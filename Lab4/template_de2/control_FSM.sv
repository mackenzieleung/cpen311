==> flow/design.v <==
`default_nettype none
module 
picoblaze_template
#(
parameter clk_freq_in_hz = 25000000
) (
				output reg[7:0] led,
				output reg[7:0] ledr,
            inout [7:0] lcd_d,
            output reg lcd_rs,
            output lcd_rw,
            output reg lcd_e,
				input clk,
				input [7:0]dataVAL,
				input interupt_flag,
				input [7:0] input_data
			     );
wire[9:0]  address;
wire[17:0]  instruction;
wire[7:0]  port_id;
wire[7:0]  out_port;
reg[7:0]  in_port;
wire  write_strobe;
wire  read_strobe;
reg  interrupt;
wire  interrupt_ack;
wire  kcpsm3_reset;
reg[26:0] int_count;
reg event_1hz;
reg event_int_flag;
reg        lcd_rw_control;
reg[7:0]   lcd_output_data;
pacoblaze3 led_8seg_kcpsm
(
                  .address(address),
               .instruction(instruction),
                   .port_id(port_id),
              .write_strobe(write_strobe),
                  .out_port(out_port),
               .read_strobe(read_strobe),
                   .in_port(in_port),
                 .interrupt(interrupt),
             .interrupt_ack(interrupt_ack),
                     .reset(kcpsm3_reset),
                       .clk(clk));
 wire [19:0] raw_instruction;
	pacoblaze_instruction_memory 
	pacoblaze_instruction_memory_inst(
     	.addr(address),
	    .outdata(raw_instruction)
	);
	always @ (posedge clk)
	begin
	      instruction <= raw_instruction[17:0];
	end
    assign kcpsm3_reset = 0;                       
 always @ (posedge clk)   
 begin
      if (interrupt_ack)  
            interrupt <= 0;
      else if (interupt_flag)    
      		 interrupt <= 1;
 end
 always @ (posedge clk)
 begin
    case (port_id[7:0])
        8'h0:    in_port <= input_data;
		  8'h1:	  in_port <= dataVAL;      
        default: in_port <= 8'bx;
    endcase
end
  always @ (posedge clk)
  begin
        if (write_strobe & port_id[7])   
          led <= out_port;
        if (write_strobe & port_id[3])   
          ledr <= out_port;
        if (write_strobe & port_id[6])   
          lcd_output_data <= out_port;
        if (write_strobe & port_id[5])  
	  begin
             lcd_rs <= out_port[2];
             lcd_rw_control <= out_port[1];
             lcd_e <= out_port[0];
        end
  end
  assign lcd_rw = lcd_rw_control;
  assign lcd_d = lcd_rw_control ? 8'bZZZZZZZZ : lcd_output_data;
endmodule
module control_FSM(input clk, input start_flag,
						output array_start_flag, 
						input [7:0] s_array_address, input [7:0] s_array_data, input s_array_wren, output [7:0] s_array_q,
						input [7:0]shuffle_address, input [7:0]shuffle_data, input shuffle_wren, output [7:0] shuffle_q,
						input [4:0]computeEncrypt_address, input [7:0]computeEncrypt_data,input computeEncrypt_wren,
						output [7:0] computeEncrypt_q,
						input array_done_flag, input swap_done_flag, input compute_done_flag,
						output [7:0] s_address, output [7:0] s_data, output s_wren, input [7:0] s_q,
						output test_bit
						);
reg [2:0]state;
parameter [2:0] INIT =  3'b000;
parameter [2:0] S_ARRAY = 3'b001;
parameter [2:0] SHUFFLE = 3'b011;
parameter [2:0] COMPUTE	= 3'b010;
always_ff @(posedge clk)
begin
	case(state)
		INIT: 
		begin 
			if(start_flag)
					state <= S_ARRAY;
			else
					state <= INIT;
		end
		S_ARRAY: 
		begin 
			if(array_done_flag)
				state <= SHUFFLE;
			else
				state <= S_ARRAY;
		end
		SHUFFLE:
		begin
			if(swap_done_flag)
				state <= SHUFFLE;
			else
				state <= SHUFFLE;
		end
		COMPUTE:	
		begin 
			if(compute_done_flag)
				state <= INIT;
			else
				state <= COMPUTE;
		end
		default: state <= INIT;
	endcase
end
always @(posedge clk)
begin
	if(state == INIT)
	begin
		array_start_flag <= 1'b1;
	end
	else if(state == S_ARRAY)
	begin
		array_start_flag = 1'b1;
		s_address = s_array_address;
		s_data 	 = s_array_data;
		s_wren 	 = s_array_wren;
		s_array_q = s_q;
	end
	else if(state == SHUFFLE)
	begin
		array_start_flag = 1'b1;
		s_address = shuffle_address;
		s_data = shuffle_data;
		s_wren = shuffle_wren;
		shuffle_q = s_q;
	end
	else if(state == COMPUTE)
	begin
		array_start_flag <= 1'b0;
		s_address <= computeEncrypt_address;
		s_data 	 <= computeEncrypt_data;
		s_wren 	 <= computeEncrypt_wren;
		computeEncrypt_q = s_q;
	end
	else
	begin
		array_start_flag <= 1'b0;
	end
end
endmodule
---- From RTL to reports: control_FSM ----
What the tools print for control_FSM, step after step.
Line numbers count from 1 in the design file above.
Cell names lack the library's common part.
The mark n/a stands for no value.
set-up
  top ..................................... control_FSM
  clock ................................... clk
  cell library ............................ sky130hd
  timing corner ........................... tt_025C_1v80

---- Word level ----
Yosys after proc, flatten, opt, wreduce and memory -nomap, before mapping. Memory bits, and registers merged into a memory's read port (data or address), are not among the register bits. Print and check cells are not counted. Equal cells are merged and count once.
cells by class
  equal/unequal tests ..................... 3
  muxes and demuxes ....................... 14
  bitwise operators ....................... 3
  reductions and logical operators ........ 7
operator list
  kind                                                            number
  8-bit 2-to-1 mux                                                6
  3-bit parallel mux with 4-bit select                            1
  3-bit by 2-bit equality test with 1-bit output with constant B  2
  1-bit 2-to-1 mux                                                5
  2-bit AND reduction                                             2
  4-bit AND reduction                                             1
  2-bit 2-to-1 mux                                                2
  1-bit NOT                                                       3
  3-bit by 1-bit equality test with 1-bit output with constant B  1
  3-bit logical NOT                                               1
  3-bit AND reduction                                             1
  3-bit nonzero test                                              1
  2-bit OR reduction                                              1
storage and ports
  register bits after elaboration ......... 45
  input port bits ......................... 61
  output and inout port bits .............. 43

---- Longest topological paths ----
Depth = most cells in a row (Yosys ltp): at word level without a register or memory, in the mapped netlist without a sequential cell, where the memories' decode and read muxes count.
depth
  depth in word-level cells ............... 4
  ABC_AREA ................................ 0
  mapped depth ............................ 4
  gate-level depth less buffers ........... 2

---- Mapped cells and area ----
The flow's flattened synthesis, as Yosys stat reports it; memories are mapped. The netlist is that of the ABC_AREA named above (0 if unset); the other value can give another one.
The area totals of this step are shown rounded.
mapped netlist
  cells in the netlist .................... 110
  cell area after synthesis ............... 1730 µm²
  mapped flip-flops ....................... 44
cell types
  cell type  number  total area (µm²)
  edfxtp_1   41      1.23E+03
  mux2i_1    17      170.163
  a21oi_1    14      70.067
  dfxtp_1    3       60.058
  nor2_1     14      52.55
  nor2b_1    4       25.024
  buf_12     1       20.019
  buf_2      3       15.014
  buf_8      1       15.014
  buf_6      1       11.261
  o21ai_0    2       10.01
  a21o_1     1       7.507
  buf_4      1       7.507
  inv_1      2       7.507
  and2_1     1       6.256
  nand2b_1   1       6.256
  or2_2      1       6.256
  clkbuf_1   1       3.754
  conb_1     1       3.754

---- Timing after synthesis ----
Path of least setup slack by OpenSTA after synthesis, without wires, with an ideal clock, recovery checks aside; 20% of the period is set as input and as output delay. Where synthesis merged equal registers, the netlist keeps one of their names.
path after synthesis
  kind .................................... flip-flop to flip-flop
  start ................................... register state[1]
  end ..................................... register s_array_q[0]
  clock period ............................ 1.23 ns
  launch time at the first pin ............ 0.000 ns
  arrival ................................. 0.954 ns
  slack ................................... -0.097 ns
  path delay .............................. 1.327 ns
  stages .................................. 4
  path buffers ............................ 2
  period reached after synthesis .......... 1.327 ns
"path delay" is the arrival time less input delay plus setup time.
"stages": output pins that drive a net of the path, with the launching flip-flop's if there is one; two outputs of one cell count as two.
"period reached after synthesis" is the clock period less the worst setup slack; recovery checks do not enter. This is arithmetic on one report: input and output delays are still those of the set period (20% each).
Between the ends stands the longest chain of elaborated cells between them, by number of cells; it is not shown to be the way that was timed. Of several equally long chains one is given.
Each line given opens the expression or statement behind the cell; cells for indexed reads and writes are added by Yosys, which also makes memories of some case tables.
At most two assigning lines are given for a register; there are more.
on the way, after synthesis
  cells stage by stage .................... dfxtp_1 -> buf_6 -> buf_8 -> nor2b_1
  length of the longest elaborated chain .. 3
  elaborated cells between the ends (all ways) .. 4
  classes of those cells .................. 1 x eq/ne; 1 x logic; 2 x reduce/logical
ends and longest elaborated chain, after synthesis
  item                 line  source
  from (decl)          100   reg [2:0]state;
  from (assign)        111   state <= S_ARRAY;
  from (assign)        113   state <= INIT;
  3-bit logical NOT    141   if(state == INIT)
  1-bit NOT            n/a
  2-bit AND reduction  n/a
  to (assign)          151   s_array_q = s_q;
  to (decl)            92    input [7:0] s_array_address, input [7:0] s_array_data, input s_array_wren, output [7:0] s_array_q,

---- Timing after layout ----
Path of least setup slack in the final report of job 2 (OpenROAD, finished layout, wires in). Where an end is a register, its clock arrival counts in the times.
path post-layout
  kind .................................... flip-flop to output port
  start ................................... register s_data[1]
  end ..................................... output port s_data[1]
  clock period ............................ 1.34 ns
  output delay ............................ 0.27 ns
  launch time at the first pin ............ 0.28 ns
  arrival ................................. 0.97 ns
  slack ................................... 0.10 ns
  stages .................................. 2
  path buffers ............................ 1
At most two assigning lines are given for a register; there are more.
on the way, post-layout
  cells stage by stage .................... edfxtp_1 -> dlygate4sd2_1
  length of the longest elaborated chain .. 0
  elaborated cells between the ends (all ways) .. 0
ends and longest elaborated chain, post-layout
  item           line  source
  from (decl)    97    output [7:0] s_address, output [7:0] s_data, output s_wren, input [7:0] s_q,
  from (assign)  149   s_data = s_array_data;
  from (assign)  157   s_data = shuffle_data;
  to (decl)      97

Hand-over note for control_FSM

Design control_FSM on sky130hd. What follows are 2 stored runs of the flow, each under its own settings; their order means nothing. The constraints put input and output delay at 20% of the set period each and load the outputs with 0.01 pF.
"reached clock period" means the clock period less the worst setup slack. The figure is calculated, with input and output delays left at 20% of the set period.
By "time used up by the worst setup path" is meant the share of the clock period that the worst setup path is allowed (20% is reserved at inputs, 20% at outputs), minus its slack. Clock arrival times at its registers enter into it.
"overall power" is the tool's figure for a default switching activity; nothing was simulated.
The measured numbers are rounded.

======== job 1 ========
==> flow/run.sh <==
#!/bin/bash
# the make line also repeats the synthesis and layout settings of config.mk as NAME=value (left out here)
make -C /OpenROAD-flow-scripts/flow DESIGN_CONFIG=/design/flow/config.mk WORK_HOME=/design/flow/orfs CLKGATE_MAP_FILE= finish
==> flow/config.mk <==
export PLATFORM = sky130hd
export DESIGN_NAME = control_FSM
export DESIGN_NICKNAME = control_FSM
export VERILOG_FILES = /design/flow/design.v
export SDC_FILE = /design/flow/constraint.sdc
export NUM_CORES = 4
export LEC_CHECK = 0
export CAP_MARGIN = 20
export CELL_PAD_IN_SITES_DETAIL_PLACEMENT = 0
export CORE_ASPECT_RATIO = 0.82
export CORE_MARGIN = 2
export CORE_UTILIZATION = 62
export CTS_CLUSTER_DIAMETER = 83
export GPL_TIMING_DRIVEN = 0
export MAX_ROUTING_LAYER = met5
export MIN_ROUTING_LAYER = met1
export SETUP_SLACK_MARGIN = 0.09
export SLEW_MARGIN = 25
==> flow/constraint.sdc <==
create_clock -name core_clock -period 1.84 [get_ports {clk}]
set_input_delay 0.3680 -clock core_clock [delete_from_list [all_inputs] [get_ports {clk}]]
set_output_delay 0.3680 -clock core_clock [all_outputs]
set_load 0.01 [all_outputs]

-------- job 1 --------
  no final report: placement broke off with GPL-0301

======== job 2 ========
==> flow/run.sh <==
#!/bin/bash
# the make line also repeats the synthesis and layout settings of config.mk as NAME=value (left out here)
make -C /OpenROAD-flow-scripts/flow DESIGN_CONFIG=/design/flow/config.mk WORK_HOME=/design/flow/orfs CLKGATE_MAP_FILE= finish
==> flow/config.mk <==
export PLATFORM = sky130hd
export DESIGN_NAME = control_FSM
export DESIGN_NICKNAME = control_FSM
export VERILOG_FILES = /design/flow/design.v
export SDC_FILE = /design/flow/constraint.sdc
export NUM_CORES = 4
export LEC_CHECK = 0
export CAP_MARGIN = 20
export CORE_MARGIN = 2
export CORE_UTILIZATION = 40
export SETUP_SLACK_MARGIN = -0.07
export SLEW_MARGIN = 20
==> flow/constraint.sdc <==
create_clock -name core_clock -period 1.34 [get_ports {clk}]
set_input_delay 0.2680 -clock core_clock [delete_from_list [all_inputs] [get_ports {clk}]]
set_output_delay 0.2680 -clock core_clock [all_outputs]
set_load 0.01 [all_outputs]

-------- measured, job 2 --------
  post-route setup TNS .................... 0.000 ns
  overall power ........................... 3370 µW
  standard-cell area of the final layout .. 2830 µm²
  setup slack of the critical path ........ 0.104 ns
  worst hold slack ........................ 0.496 ns
  cell area after synthesis ............... 1730 µm²
  die footprint ........................... 4870 µm²
  utilization after layout ................ 69.3 %
  time used up by the worst setup path .... 0.97 ns
  worst setup path type ................... flip-flop to output port
  reached clock period .................... 1.236 ns

End of note.
