==> flow/design.v <==
`default_nettype none
module 
picoblaze_template
#(
parameter clk_freq_in_hz = 25000000
) (
				output reg[7:0] led,
				output reg[7:0] ledr,
            inout [7:0] lcd_d,
            output reg lcd_rs,
            output lcd_rw,
            output reg lcd_e,
				input clk,
				input [7:0]dataVAL,
				input interupt_flag,
				input [7:0] input_data
			     );
wire[9:0]  address;
wire[17:0]  instruction;
wire[7:0]  port_id;
wire[7:0]  out_port;
reg[7:0]  in_port;
wire  write_strobe;
wire  read_strobe;
reg  interrupt;
wire  interrupt_ack;
wire  kcpsm3_reset;
reg[26:0] int_count;
reg event_1hz;
reg event_int_flag;
reg        lcd_rw_control;
reg[7:0]   lcd_output_data;
pacoblaze3 led_8seg_kcpsm
(
                  .address(address),
               .instruction(instruction),
                   .port_id(port_id),
              .write_strobe(write_strobe),
                  .out_port(out_port),
               .read_strobe(read_strobe),
                   .in_port(in_port),
                 .interrupt(interrupt),
             .interrupt_ack(interrupt_ack),
                     .reset(kcpsm3_reset),
                       .clk(clk));
 wire [19:0] raw_instruction;
	pacoblaze_instruction_memory 
	pacoblaze_instruction_memory_inst(
     	.addr(address),
	    .outdata(raw_instruction)
	);
	always @ (posedge clk)
	begin
	      instruction <= raw_instruction[17:0];
	end
    assign kcpsm3_reset = 0;                       
 always @ (posedge clk)   
 begin
      if (interrupt_ack)  
            interrupt <= 0;
      else if (interupt_flag)    
      		 interrupt <= 1;
 end
 always @ (posedge clk)
 begin
    case (port_id[7:0])
        8'h0:    in_port <= input_data;
		  8'h1:	  in_port <= dataVAL;      
        default: in_port <= 8'bx;
    endcase
end
  always @ (posedge clk)
  begin
        if (write_strobe & port_id[7])   
          led <= out_port;
        if (write_strobe & port_id[3])   
          ledr <= out_port;
        if (write_strobe & port_id[6])   
          lcd_output_data <= out_port;
        if (write_strobe & port_id[5])  
	  begin
             lcd_rs <= out_port[2];
             lcd_rw_control <= out_port[1];
             lcd_e <= out_port[0];
        end
  end
  assign lcd_rw = lcd_rw_control;
  assign lcd_d = lcd_rw_control ? 8'bZZZZZZZZ : lcd_output_data;
endmodule
module array_shuffle(clk,
							rst,
							secret_key,
							secret_byte,
							address,
							address_i,
							address_j,
							data,
							q,
							q_i,
							q_j,
							wren,
							array_done_flag,
							swap_done_flag,
							test_bit,
							temp_reg
							);
input clk;	 
input rst;
input reg [23:0] secret_key;	 
output reg [7:0] secret_byte;
reg [3:0] state;	 
output reg [7:0] address_i;	 
output reg [7:0] address_j;	 
output reg [7:0] address;	 
output reg [7:0] data;	 
output reg [7:0] q_i;	 
output reg [7:0] q_j;  
input reg [7:0] q;	 
output wren;	 
output reg [7:0] temp_reg;	 
input array_done_flag;	 
output swap_done_flag;	 
reg [8:0] counter;
output logic test_bit;
parameter [3:0] INIT = 4'b0000;	 
parameter [3:0] CALC_J = 4'b0001;	 
parameter [3:0] READ_SJ = 4'b0011;	
parameter [3:0] SWAP_REG = 4'b0010;	
parameter [3:0] SET_J_ADDR = 4'b0110;	
parameter [3:0] WRITE_I_TO_J = 4'b0111;	
parameter [3:0] WAIT = 4'b0101;	
parameter [3:0] SET_I_ADDR = 4'b0100;
parameter [3:0] WRITE_J_TO_I = 4'b1100;	
parameter [3:0] INCR_I = 4'b1101;	
parameter [3:0] CMP_I = 4'b1111;
parameter [3:0] END_SWAP = 4'b1110;	
always_ff @(posedge clk or negedge rst)
begin
	if(!rst) state <= INIT;
	else
	begin
		case(state)
			INIT:
			begin
				if(array_done_flag)
					state <= CALC_J;
				else
					state <= INIT;
			end
			CALC_J:
			begin
				state <= READ_SJ;
			end
			READ_SJ:
			begin
				state <= SWAP_REG;
			end
			SWAP_REG:
			begin
				state <= SET_J_ADDR;
			end
			SET_J_ADDR:
			begin
				state <= WRITE_I_TO_J;
			end
			WRITE_I_TO_J:
			begin
				state <= WAIT;
			end	
			WAIT:
			begin
				state <= SET_I_ADDR;
			end	
			SET_I_ADDR:
			begin
				state <= WRITE_J_TO_I;
			end	
			WRITE_J_TO_I:
			begin
				state <= INCR_I;
			end
			INCR_I:
			begin
				state <= CMP_I;
			end
			CMP_I:
			begin
				if(counter <= 9'd255)
					state <= CALC_J;
				else
					state <= END_SWAP;
			end
			END_SWAP:
			begin
				state <= END_SWAP;
			end
			default: state <= INIT;
		endcase
	end
end
always @ (posedge clk)
begin
	if(state == INIT)
		begin
			counter = 9'd0;
			address_i = 8'd0;  
			address_j = 8'd0;
			address = address_i;  
			wren = 1'b0;  
			swap_done_flag = 1'b0;
		end
	else if(state == CALC_J)
		begin			
			q_i = q;
			if((address_i % 8'd3) == 8'd0)
				address_j = address_j + q_i + secret_key[23:16];
			else if((address_i % 8'd3) == 8'd1)
				address_j = address_j + q_i + secret_key[15:8];
			else
				address_j = address_j + q_i + secret_key[7:0];
			address = address_j;
			wren = 1'b0;
			swap_done_flag = 1'b0;
		end
	else if(state == READ_SJ)
	begin
		q_j = q;
		wren = 1'b0;
		swap_done_flag = 1'b0;
	end
	else if(state == SWAP_REG)
		begin
			temp_reg = q_j;
			q_j = q_i;
			q_i = temp_reg;
			wren = 1'b0;
			swap_done_flag = 1'b0;
		end
	else if(state == SET_J_ADDR)
		begin
			address = address_j;
			data = q_j;
			wren = 1'b0;
			swap_done_flag = 1'b0;
		end
	else if(state == WRITE_I_TO_J)
		begin
			wren = 1'b1;
			swap_done_flag = 1'b0;
		end
	else if(state == WAIT)
		begin
			wren = 1'b0;
			swap_done_flag = 1'b0;
		end
	else if(state == SET_I_ADDR)
		begin
			address = address_i;
			data = q_i;
			wren = 1'b0;
			swap_done_flag = 1'b0;
		end
	else if(state == WRITE_J_TO_I)
		begin
			wren = 1'b1;
			swap_done_flag = 1'b0;
		end
	else if(state == INCR_I)
		begin
			counter = counter + 9'd1;
			wren = 1'b0;
			swap_done_flag = 1'b0;
		end
	else if(state == CMP_I)
		begin
			address_i = counter[7:0];
			address = address_i;
			wren = 1'b0;
			swap_done_flag = 1'b0;
		end
	else if(state == END_SWAP)
		begin
			wren = 1'b0;
			swap_done_flag = 1'b1;
		end
	else
		begin
			wren = 1'b0;
			swap_done_flag = 1'b0;
		end
end
endmodule
# Tool chain data of array_shuffle
# What the tools print for array_shuffle, step after step.
# Line numbers count from 1 in the design file above.
# Operators carry their Yosys type and port widths (W data, S select, Z words).
# Library cell names are shortened.
# A cell with -- has no value.
[setup]
top = "array_shuffle"
clock_port = "clk"
lib = "sky130hd"
pvt_corner = "tt_025C_1v80"

# Word-level counts
# Counts by Yosys on the flattened word-level netlist (proc, flatten, opt, wreduce; memories kept). Register bits leave out memories and registers merged into their read ports (data or address). Print and check cells are left out. Cells with the same type and inputs are merged into one.
[word_totals]
reg_bits = 71
latch_bits = 0
ram_bits = 0
mem_bits_ro = 0
clocked_rd_ports_x_width = 0
mem_count = 0
input_bits = 35
output_inout_bits = 67
word_cells = 92
[classes]
add_sub_neg = 5
n_mul = 0
div = 1
cmp = 1
eq_ne = 20
n_shift = 0
mux = 29
logic = 10
n_reduce_logical = 15
[op_table]
columns = ["operator", "count"]
rows = [
  ["$mux W8", 21],
  ["$pmux W4 S12", 1],
  ["$add A8 B8 Y8", 4],
  ["$eq A4 B3 Y1 const B", 4],
  ["$eq A4 B4 Y1 const B", 4],
  ["$mod A8 B2 Y8 const B", 1],
  ["$reduce_and A7 Y1", 2],
  ["$reduce_or A11 Y1", 1],
  ["$not A1 Y1", 10],
  ["$reduce_and A10 Y1", 1],
  ["$add A9 B1 Y9 const B", 1],
  ["$le A9 B8 Y1 const B", 1],
  ["$reduce_and A9 Y1", 1],
  ["$ne A2 B2 Y1 const B", 4],
  ["$eq A4 B2 Y1 const B", 2],
  ["$ne A4 B4 Y1 const B", 2],
  ["$eq A8 B1 Y1 const B", 1],
  ["$logic_not A8 Y1", 1],
  ["$reduce_bool A2 Y1", 3],
  ["$ne A3 B3 Y1 const B", 2],
  ["$reduce_and A3 Y1", 2],
  ["$mux W1", 6],
  ["$reduce_or A5 Y1", 1],
  ["$eq A4 B1 Y1 const B", 1],
  ["$logic_not A4 Y1", 1],
  ["$reduce_and A4 Y1", 1],
  ["$reduce_bool A4 Y1", 1],
  ["$mux W4", 1],
]

# Logic depth
# Depth = most cells in a row (Yosys ltp): at word level without a register or memory, in the mapped netlist without a sequential cell, where the memories' decode and read muxes count.
[depth]
ltp_word = 11
abc_area = 0
mapped_depth = 28
ltp_nobuf = 26

# After synthesis
# Source: synth_stat.txt of the flow (Yosys; design flattened, memories mapped). It holds for the ABC_AREA given above (unset counts as 0); a run with the other value may have another netlist.
[synth_totals]
stdcells = 472
mapped_area_um2 = 4809.6
sequential_area_um2 = 1963.1
ff_cells = 79
n_buf = 33
[by_type]
columns = ["type", "count"]
rows = [
  ["edfxtp_1", 32],
  ["dfxtp_1", 35],
  ["dfrtp_1", 11],
  ["mux2_2", 24],
  ["mux2i_1", 25],
  ["nor2_1", 66],
  ["ha_1", 18],
  ["a21oi_1", 39],
  ["xnor2_1", 16],
  ["xor2_1", 10],
  ["buf_4", 11],
  ["nand2_1", 20],
  ["buf_6", 5],
  ["nand2b_1", 9],
  ["a21o_1", 7],
  ["inv_1", 14],
  ["nor3_1", 10],
  ["o21ai_0", 10],
]
# Not listed: further types 54, cells in them 110.

# Timing after synthesis
# Path of least setup slack by OpenSTA after synthesis, without wires, with an ideal clock, recovery checks aside; 20% of the period is set as input and as output delay. Where synthesis merged equal registers, the netlist keeps one of their names.
[synth_path]
path_type = "flip-flop to flip-flop"
start = "reg address_i[4]"
end = "reg address[7]"
period_ps = 5590
setup_time_ps = 88
t_first_pin_ps = 0
arrival_time_ps = 5510
required_ps = 5502
setup_slack_ps = -8
path_delay_ps = 5598
driving_pins = 27
period_less_setup_slack_ps = 5598
# "path_delay_ps" is the arrival time less input delay plus setup time.
# "driving_pins": output pins that drive a net of the path, with the launching flip-flop's if there is one; two outputs of one cell count as two.
# "period_less_setup_slack_ps" = period - worst setup slack (recovery checks aside). The figure is calculated, with input and output delays left at 20% of the set period.
# Between the ends stands the longest chain of elaborated cells between them, by number of cells; it is not shown to be the way that was timed. Of several equally long chains one is given.
# A line is the first line of the expression or statement that the cell stems from. Yosys adds cells for indexed reads and writes and turns some case tables into memories.
# A register here has more assigning lines than the two given.
[synth_between]
path_cell_list = "dfxtp_1 -> buf_6 -> buf_6 -> nor3b_1 -> a211o_1 -> a22oi_1 -> and2_1 -> inv_1 -> ha_1 -> a221oi_2 -> a21o_1 -> o21ai_1 -> ha_1 -> a211o_1 -> a2111oi_4 -> a211o_2 -> mux2_4 -> ha_1 -> a21o_1 -> a21oi_1 -> o21bai_1 -> a21oi_1 -> o21bai_1 -> a21oi_1 -> xor2_1 -> o2111ai_2 -> a311oi_2"
elab_chain_cells = 5
[synth_lines]
columns = ["element", "line", "text"]
rows = [
  ["start: declaration", 112, "output reg [7:0] address_i;"],
  ["start: assignment", 206, "address_i = 8'd0;"],
  ["start: assignment", 276, "address_i = counter[7:0];"],
  ["$mod A8 B2 Y8", 217, "else if((address_i % 8'd3) == 8'd1)"],
  ["$eq A8 B1 Y1", 217, ""],
  ["$mux W8", 217, ""],
  ["$mux W8", 215, "if((address_i % 8'd3) == 8'd0)"],
  ["$mux W8", 212, "else if(state == CALC_J)"],
  ["end: assignment", 208, "address = address_i;"],
  ["end: assignment", 221, "address = address_j;"],
  ["end: declaration", 114, "output reg [7:0] address;"],
]

# Path in the finished layout
# Path of least setup slack in the final report of job 2 (OpenROAD, finished layout, wires in). Where an end is a register, its clock arrival counts in the times.
# The path's times are printed in steps of 10 ps; the period is the one set.
[layout_path]
path_type = "flip-flop to flip-flop"
start = "reg address_i[3]"
end = "reg address[7]"
period_ps = 7230
setup_time_ps = 80
t_first_pin_ps = 330
arrival_time_ps = 6670
required_ps = 7480
setup_slack_ps = 810
driving_pins = 25
# Between the ends stands the longest chain of elaborated cells between them, by number of cells; it is not shown to be the way that was timed. Of several equally long chains one is given.
# A register here has more assigning lines than the two given.
[layout_between]
path_cell_list = "dfxtp_1 -> xnor2_1 -> a211o_1 -> a22oi_1 -> and2_1 -> inv_1 -> ha_1 -> a221oi_2 -> a21o_1 -> o21ai_1 -> ha_1 -> a211o_1 -> a2111oi_4 -> a211o_2 -> mux2_4 -> ha_1 -> a21o_1 -> a21oi_1 -> o21bai_1 -> a21oi_1 -> o21bai_1 -> a21oi_1 -> xor2_1 -> o2111ai_2 -> a311oi_2"
elab_chain_cells = 5
[layout_lines]
columns = ["element", "line", "text"]
rows = [
  ["start: declaration", 112, "output reg [7:0] address_i;"],
  ["start: assignment", 206, "address_i = 8'd0;"],
  ["start: assignment", 276, "address_i = counter[7:0];"],
  ["$mod A8 B2 Y8", 217, "else if((address_i % 8'd3) == 8'd1)"],
  ["$eq A8 B1 Y1", 217, ""],
  ["$mux W8", 217, ""],
  ["$mux W8", 215, "if((address_i % 8'd3) == 8'd0)"],
  ["$mux W8", 212, "else if(state == CALC_J)"],
  ["end: assignment", 208, "address = address_i;"],
  ["end: assignment", 221, "address = address_j;"],
  ["end: declaration", 114, "output reg [7:0] address;"],
]

# Measured results for array_shuffle: 2 stored runs of the Yosys and OpenROAD flow on sky130hd. The settings differ; the order carries no meaning. The constraints put input and output delay at 20% of the set period each and load the outputs with 0.01 pF.
# "achieved_period_ps": clock period set for the run, less the worst setup slack. It is reckoned from that one timing run; input and output delays stay at 20% of the period that was set.
# "total_power_uw": no workload was simulated; the value follows from the tool's default switching activity.

[[run]]
name = "job 1"
[run.settings]
period_ns = 4.51
CORE_UTILIZATION = 65
PLACE_DENSITY_LB_ADDON = 0.01
CORE_ASPECT_RATIO = 1.89
TNS_END_PERCENT = 95
GPL_TIMING_DRIVEN = 0
CAP_MARGIN = 10
MIN_ROUTING_LAYER = "met2"
CORE_MARGIN = 2
SLEW_MARGIN = 20
[run.results]
outcome = "incomplete, routing halted on GRT-0232"

[[run]]
name = "job 2"
[run.settings]
period_ns = 7.23
CORE_UTILIZATION = 40
SETUP_SLACK_MARGIN = -0.25
PLACE_DENSITY_LB_ADDON = 0.26
CORE_ASPECT_RATIO = 1.78
CELL_PAD_IN_SITES_GLOBAL_PLACEMENT = 3
CELL_PAD_IN_SITES_DETAIL_PLACEMENT = 0
TNS_END_PERCENT = 40
GPL_TIMING_DRIVEN = 1
GPL_ROUTABILITY_DRIVEN = 1
CTS_CLUSTER_SIZE = 16
SLEW_MARGIN = 35
MAX_ROUTING_LAYER = "met5"
CAP_MARGIN = 20
CORE_MARGIN = 2
[run.results]
achieved_period_ps = 6423
layout_stdcell_area_um2 = 6089.6
timing.setup.tns_ps = 0
synthArea_um2 = 4809.6
util_pct = 51.6
total_die_area_um2 = 12953.9
total_power_uw = 1488
worstSetupSlack_ps = 807
