==> flow/design.v <==
`default_nettype none
module 
picoblaze_template
#(
parameter clk_freq_in_hz = 25000000
) (
				output reg[7:0] led,
				output reg[7:0] ledr,
            inout [7:0] lcd_d,
            output reg lcd_rs,
            output lcd_rw,
            output reg lcd_e,
				input clk,
				input [7:0]dataVAL,
				input interupt_flag,
				input [7:0] input_data
			     );
wire[9:0]  address;
wire[17:0]  instruction;
wire[7:0]  port_id;
wire[7:0]  out_port;
reg[7:0]  in_port;
wire  write_strobe;
wire  read_strobe;
reg  interrupt;
wire  interrupt_ack;
wire  kcpsm3_reset;
reg[26:0] int_count;
reg event_1hz;
reg event_int_flag;
reg        lcd_rw_control;
reg[7:0]   lcd_output_data;
pacoblaze3 led_8seg_kcpsm
(
                  .address(address),
               .instruction(instruction),
                   .port_id(port_id),
              .write_strobe(write_strobe),
                  .out_port(out_port),
               .read_strobe(read_strobe),
                   .in_port(in_port),
                 .interrupt(interrupt),
             .interrupt_ack(interrupt_ack),
                     .reset(kcpsm3_reset),
                       .clk(clk));
 wire [19:0] raw_instruction;
	pacoblaze_instruction_memory 
	pacoblaze_instruction_memory_inst(
     	.addr(address),
	    .outdata(raw_instruction)
	);
	always @ (posedge clk)
	begin
	      instruction <= raw_instruction[17:0];
	end
    assign kcpsm3_reset = 0;                       
 always @ (posedge clk)   
 begin
      if (interrupt_ack)  
            interrupt <= 0;
      else if (interupt_flag)    
      		 interrupt <= 1;
 end
 always @ (posedge clk)
 begin
    case (port_id[7:0])
        8'h0:    in_port <= input_data;
		  8'h1:	  in_port <= dataVAL;      
        default: in_port <= 8'bx;
    endcase
end
  always @ (posedge clk)
  begin
        if (write_strobe & port_id[7])   
          led <= out_port;
        if (write_strobe & port_id[3])   
          ledr <= out_port;
        if (write_strobe & port_id[6])   
          lcd_output_data <= out_port;
        if (write_strobe & port_id[5])  
	  begin
             lcd_rs <= out_port[2];
             lcd_rw_control <= out_port[1];
             lcd_e <= out_port[0];
        end
  end
  assign lcd_rw = lcd_rw_control;
  assign lcd_d = lcd_rw_control ? 8'bZZZZZZZZ : lcd_output_data;
endmodule
module computeEncrypt(input clk,input reset,input [7:0] s_q, input [7:0]encrypt_K_q, 
							output wrenS, output wrenD, output [7:0]dencrypt_K_data, output [4:0]kE_add,output [4:0]kD_add, output [7:0]s_add,output [7:0] s_data   );
reg [7:0] sI;
reg [7:0] sJ;
reg [7:0] sF;
reg [4:0] kCurrent;
reg [4:0] k;
reg [7:0] f;
reg [7:0] i;
reg [7:0] j;
reg [7:0]encrypt_K;
reg [7:0]dencrypt_K;
reg [4:0] state;
parameter [4:0] SLEEP 			= 5'b00111;
parameter [4:0] INIT 			= 5'b00001;
parameter [4:0] INCREMENT_I 	= 5'b00011;
parameter [4:0] READ_S_I 		= 5'b00010;
parameter [4:0] WAIT_S_I 		= 5'b00110;
parameter [4:0] INCREMENT_J 	= 5'b00100;
parameter [4:0] READ_S_J 		= 5'b01100;
parameter [4:0] WAIT_S_J 		= 5'b01000;
parameter [4:0] SWAP_WRITE_I 	= 5'b11000;
parameter [4:0] SWAP_WAIT_I 	= 5'b10000;
parameter [4:0] SWAP_PAUSE		= 5'b00000;
parameter [4:0] SWAP_WRITE_J 	= 5'b10010;
parameter [4:0] SWAP_WAIT_J 	= 5'b11010;
parameter [4:0] F_ADD 			= 5'b01010;
parameter [4:0] READ_F 			= 5'b01110;
parameter [4:0] WAIT_F 			= 5'b01111;
parameter [4:0] READ_ECRYPT 	= 5'b01011;
parameter [4:0] WAIT_ECRYPT 	= 5'b01001;
parameter [4:0] XOR_F_ECRYPT 	= 5'b01101;
parameter [4:0] WRITE_DECRYPT = 5'b11101;
parameter [4:0] WAIT_DECRYPT 	= 5'b11111;
initial state = SLEEP;
always_ff @(posedge clk or posedge reset)
begin
	if(reset)
		state<= INIT;
	else
	begin
		case(state)
			INIT: 
					begin 
					if (kCurrent <= 8'd31)
						state <= INCREMENT_I;
					end
			INCREMENT_I:
					begin
					state <= READ_S_I;
					end
			READ_S_I:
					begin 
						state <= WAIT_S_I;
					end
			WAIT_S_I: 
					begin
					state <= INCREMENT_J;
					end
			INCREMENT_J:
					begin
					state <= READ_S_J;
					end
			READ_S_J:
					begin
					state <= WAIT_S_J;
					end
			WAIT_S_J:
					begin
					state <= SWAP_WRITE_I;
					end
			SWAP_WRITE_I:
					begin
					state <= SWAP_WAIT_I;
					end
			SWAP_WAIT_I:
					begin
					state <= SWAP_PAUSE;
					end
			SWAP_PAUSE:
					begin
					state <= SWAP_WRITE_J;
					end
			SWAP_WRITE_J:
					begin
					state <= SWAP_WAIT_J;
					end
			SWAP_WAIT_J:
					begin
					state <= F_ADD;
					end
			F_ADD:
					begin
					state <= READ_F;
					end
			READ_F:
					begin
					state <= WAIT_F;
					end
			WAIT_F:
					begin
					state <= READ_ECRYPT;
					end
			READ_ECRYPT:
					begin
					state <= WAIT_ECRYPT;
					end
			WAIT_ECRYPT:
					begin
					state <= XOR_F_ECRYPT;
					end
			XOR_F_ECRYPT:
					begin
					state <= WRITE_DECRYPT;
					end
			WRITE_DECRYPT:
					begin
					state <= WAIT_DECRYPT;
					end
			WAIT_DECRYPT:
					begin
					state <= INIT;
					end
			SLEEP:
					begin
						state <= SLEEP;
					end
			default: state <= INIT;
		endcase
	end
end
always @(posedge clk)
begin
	if (state == INCREMENT_I)begin
		i <= i + 1'd1;
	end else if (state == READ_S_I)begin
		s_add <= i;
	end else if (state == WAIT_S_I)begin
		sI <= s_q;
	end else if (state == INCREMENT_J)begin
		j <= j + sI; 
	end else if (state == READ_S_J)begin
		s_add <= j;
	end else if (state == WAIT_S_I)begin
		sJ <= s_q;
	end else if (state == SWAP_WRITE_I)begin
		s_add <= i;
		s_data <= sJ;
	end else if (state == SWAP_WRITE_J)begin
		s_add <= j;
		s_data <= sI;
	end else if (state == F_ADD)begin
		f <= sJ+sI;
	end else if (state == READ_F)begin
		s_add <= f;
	end else if (state == WAIT_F)begin
		sF <= s_q;
		kCurrent <= k;
	end else if (state == READ_ECRYPT)begin
		kE_add <= kCurrent;
	end else if (state == WAIT_ECRYPT)begin
		encrypt_K <= encrypt_K_q;
	end else if (state == XOR_F_ECRYPT)begin
		dencrypt_K <= (sF^encrypt_K);
	end else if (state == WRITE_DECRYPT)begin
		kD_add <= kCurrent;
		dencrypt_K_data <=dencrypt_K; 
	end else if (state == WAIT_DECRYPT)begin
		k = kCurrent + 1'd1;
	end
end
always_comb
begin
	wrenS = (state[4] & !state[2]);
	wrenD = (state[4] & state[2]);
end
endmodule
From RTL to reports: computeEncrypt
What the tools print for computeEncrypt, step after step.
Line numbers count from 1 in the design file above.
Cell names lack the library's common part.
The mark n/a stands for no value.
- top: computeEncrypt
- clock input: clk
- standard-cell library: sky130hd
- library corner: tt_025C_1v80

Word level
Counts by Yosys on the flattened word-level netlist (proc, flatten, opt, wreduce; memories kept). Register bits leave out memories and registers merged into their read ports (data or address). Print and check cells are left out. Cells with the same type and inputs are merged into one.
- register bits after elaboration at 97
- noted output and inout bits: 36
- cells after elaboration at 83
- noted add/sub/neg operators: 3
- $lt $le $gt $ge at 1
- eq/ne operators: 24
- noted muxes and demuxes: 10
- bitwise gates (word level): 17
- noted reductions and logical operators: 14
- operators by type and width (cell ; number):
    parallel mux 5 bit (select 20 bit) ; 1
    two-way mux 8 bit ; 8
    == test 5 x 4 -> 1 bit with constant B ; 8
    == test 5 bit with constant B ; 6
    AND reduction 15 bit ; 1
    == test 5 x 3 -> 1 bit with constant B ; 3
    NOT 1 bit ; 14
    AND reduction 14 bit ; 1
    AND reduction 13 bit ; 1
    AND reduction 12 bit ; 1
    AND reduction 11 bit ; 1
    AND reduction 10 bit ; 1
    == test 5 x 2 -> 1 bit with constant B ; 2
    adder 8 x 1 -> 8 bit with constant B ; 1
    adder 8 bit ; 1
    bitwise XOR 8 bit ; 1
    AND reduction 6 bit ; 1
    adder 5 x 1 -> 5 bit with constant B ; 1
    == test 5 x 1 -> 1 bit with constant B ; 1
    inequality test 5 x 1 -> 1 bit with constant B ; 1
    <= comparator 5 bit with constant B ; 1
    logical NOT 5 bit ; 1
    AND reduction 5 bit ; 1
    nonzero test 5 bit ; 1
    two-way mux 5 bit ; 1
    inequality test 2 x 1 -> 1 bit with constant B ; 2
    AND reduction 4 bit ; 1
    AND reduction 3 bit ; 1
Other operator kinds: 4; their cells: 5.

Depth
Yosys ltp: most cells in a row. Word level: on the elaborated netlist, between registers, memories and ports. Mapped: between sequential cells and ports; inverters and the memories' decode and read muxes count.
- word-level depth at 7
- ABC_AREA at 0
- noted gate-level depth with buffers: 5
- gate-level depth less buffers at 5

Mapped cells and area
Source: synth_stat.txt of the flow (Yosys; design flattened, memories mapped). It holds for the ABC_AREA given above (unset counts as 0); a run with the other value may have another netlist.
The area totals of this step are shown rounded.
- cells by type (cell ; number):
    edfxtp_1 ; 92
    ha_1 ; 10
    xor2_1 ; 14
    dfrtp_1 ; 4
    mux2_2 ; 8
    xnor2_1 ; 8
    a21oi_1 ; 9
    nor2_1 ; 12
    nand2b_1 ; 5
    a211oi_1 ; 4
    inv_1 ; 8
    nand2_1 ; 8
    nand3_1 ; 6
    o211ai_1 ; 4
    dfstp_2 ; 1
    nor2b_1 ; 4
    nor3_1 ; 5
    fa_1 ; 1
Not listed: further types 23, cells in them 34.
- noted cells in the netlist: 237
- mapped area: 0.003891 mm2
- sequential area: 0.002889 mm2
- mapped flip-flops at 97
- noted buffer cells: 6

Worst setup path after synthesis
OpenSTA on the mapped netlist: ideal clock, no wires. The path of least setup slack (recovery checks aside). Input and output delay are each 20% of the period. Register names are those of the netlist, which keeps one name where synthesis merged equal registers.
- path kind: flip-flop to flip-flop
- start: reg state[0]
- end: reg i[0]
- period: 2.85 ns
- library setup time at 0.383 ns
- noted data arrival time: 1.555 ns
- required time at 2.467 ns
- setup slack at 0.912 ns
- noted path delay: 1.938 ns
- noted stages on the path: 4
- path buffers at 1
- synthesis period reached at 1.938 ns
"path delay" is the arrival time less input delay plus setup time.
"stages on the path": output pins that drive a net of the path, with the launching flip-flop's if there is one; two outputs of one cell count as two.
"synthesis period reached" is the clock period less the worst setup slack; recovery checks do not enter. This is arithmetic on one report: input and output delays are still those of the set period (20% each).
Between the ends stands the longest chain of elaborated cells between them, by number of cells; it is not shown to be the way that was timed. Of several equally long chains one is given.
A line is the first line of the expression or statement that the cell stems from. Yosys adds cells for indexed reads and writes and turns some case tables into memories.
A register here has more assigning lines than the two given.
- path through: dfstp_2 -> buf_1 -> nand2_1 -> nor3_1
- noted cells in the longest elaborated chain: 1
- RTL lines, path after synthesis (element ; RTL line ; source):
    from (decl) ; 102 ; reg [4:0] state;
    from (assign) ; 128 ; state<= INIT;
    from (assign) ; 135 ; state <= INCREMENT_I;
    == test 5 x 2 -> 1 bit ; 223 ; if (state == INCREMENT_I)begin
    to (assign) ; 224 ; i <= i + 1'd1;
    to (decl) ; 98 ; reg [7:0] i;

Worst path after layout
Path of least setup slack in the final report of run 1 (OpenROAD, finished layout, wires in). Where an end is a register, its clock arrival counts in the times.
- path kind: flip-flop to output port
- start: reg state[2]
- end: out wrenS
- period: 4.01 ns
- noted data arrival time: 1.84 ns
- required time at 3.21 ns
- setup slack at 1.36 ns
- noted stages on the path: 4
- path buffers at 1
Between the ends stands the longest chain of elaborated cells between them, by number of cells; it is not shown to be the way that was timed. Of several equally long chains one is given.
A register here has more assigning lines than the two given.
- path through: dfrtp_1 -> nand2b_1 -> inv_1 -> clkdlybuf4s50_1
- noted cells in the longest elaborated chain: 2
- RTL lines, path after layout (element ; RTL line ; source):
    from (decl) ; 102 ; reg [4:0] state;
    from (assign) ; 128 ; state<= INIT;
    from (assign) ; 135 ; state <= INCREMENT_I;
    logical NOT 1 bit ; 263 ; wrenS = (state[4] & !state[2]);
    bitwise AND 1 bit ; 263 ;
    to (decl) ; 91 ; output wrenS, output wrenD, output [7:0]dencrypt_K_data, output [4:0]kE_add,output [4:0]kD_add, output [7:0]s_ ...

Ticket comment

Stored flow runs of computeEncrypt (2 of them; Yosys, OpenROAD, sky130hd). They differ in their settings and are not a sequence. Constraints: input delay and output delay 20% of the set period each, output load 0.01 pF.
By "achieved period" is meant the clock period of the run minus its worst setup slack. This is arithmetic on one report: input and output delays are still those of the set period (20% each).
"critical setup path time" = time allowed to the worst setup path (clock period - input delay - output delay, where it has them) - its slack; a late launch clock adds to it, a late capture clock takes from it.
"power consumption" is the tool's figure for a default switching activity; nothing was simulated.
The results are shown rounded.

Run 1
Settings were period_ns = 4.01; CAP_MARGIN = 20; CORE_MARGIN = 2; CORE_UTILIZATION = 40; SLEW_MARGIN = 20
- synthesized cell area at 0.003891 mm2
- area inside the die boundary at 0.01053 mm2
- standard-cell area after layout: 0.004802 mm2
- post-route utilization at 51.5%
- setup slack of the worst path at 1.364 ns
- sum of negative setup slack: 0.000 ns
- power consumption: 1780 µW
- achieved period at 2.646 ns
- critical setup path time at 1.84 ns
- worst path kind: flip-flop to output port

Run 2
Settings were period_ns = 1.98; CORE_UTILIZATION = 46; SETUP_SLACK_MARGIN = 0.41; PLACE_DENSITY_LB_ADDON = 0.11; CORE_ASPECT_RATIO = 0.92; GPL_TIMING_DRIVEN = 0; GPL_ROUTABILITY_DRIVEN = 0; SLEW_MARGIN = 5; CAP_MARGIN = 20; CORE_MARGIN = 2
- synthesized cell area at 0.003891 mm2
- area inside the die boundary at 0.009212 mm2
- standard-cell area after layout: 0.005339 mm2
- post-route utilization at 64.4%
- setup slack of the worst path at 0.214 ns
- sum of negative setup slack: 0.000 ns
- power consumption: 3545 µW
- achieved period at 1.766 ns
- critical setup path time at 1.77 ns
- worst path kind: flip-flop to flip-flop
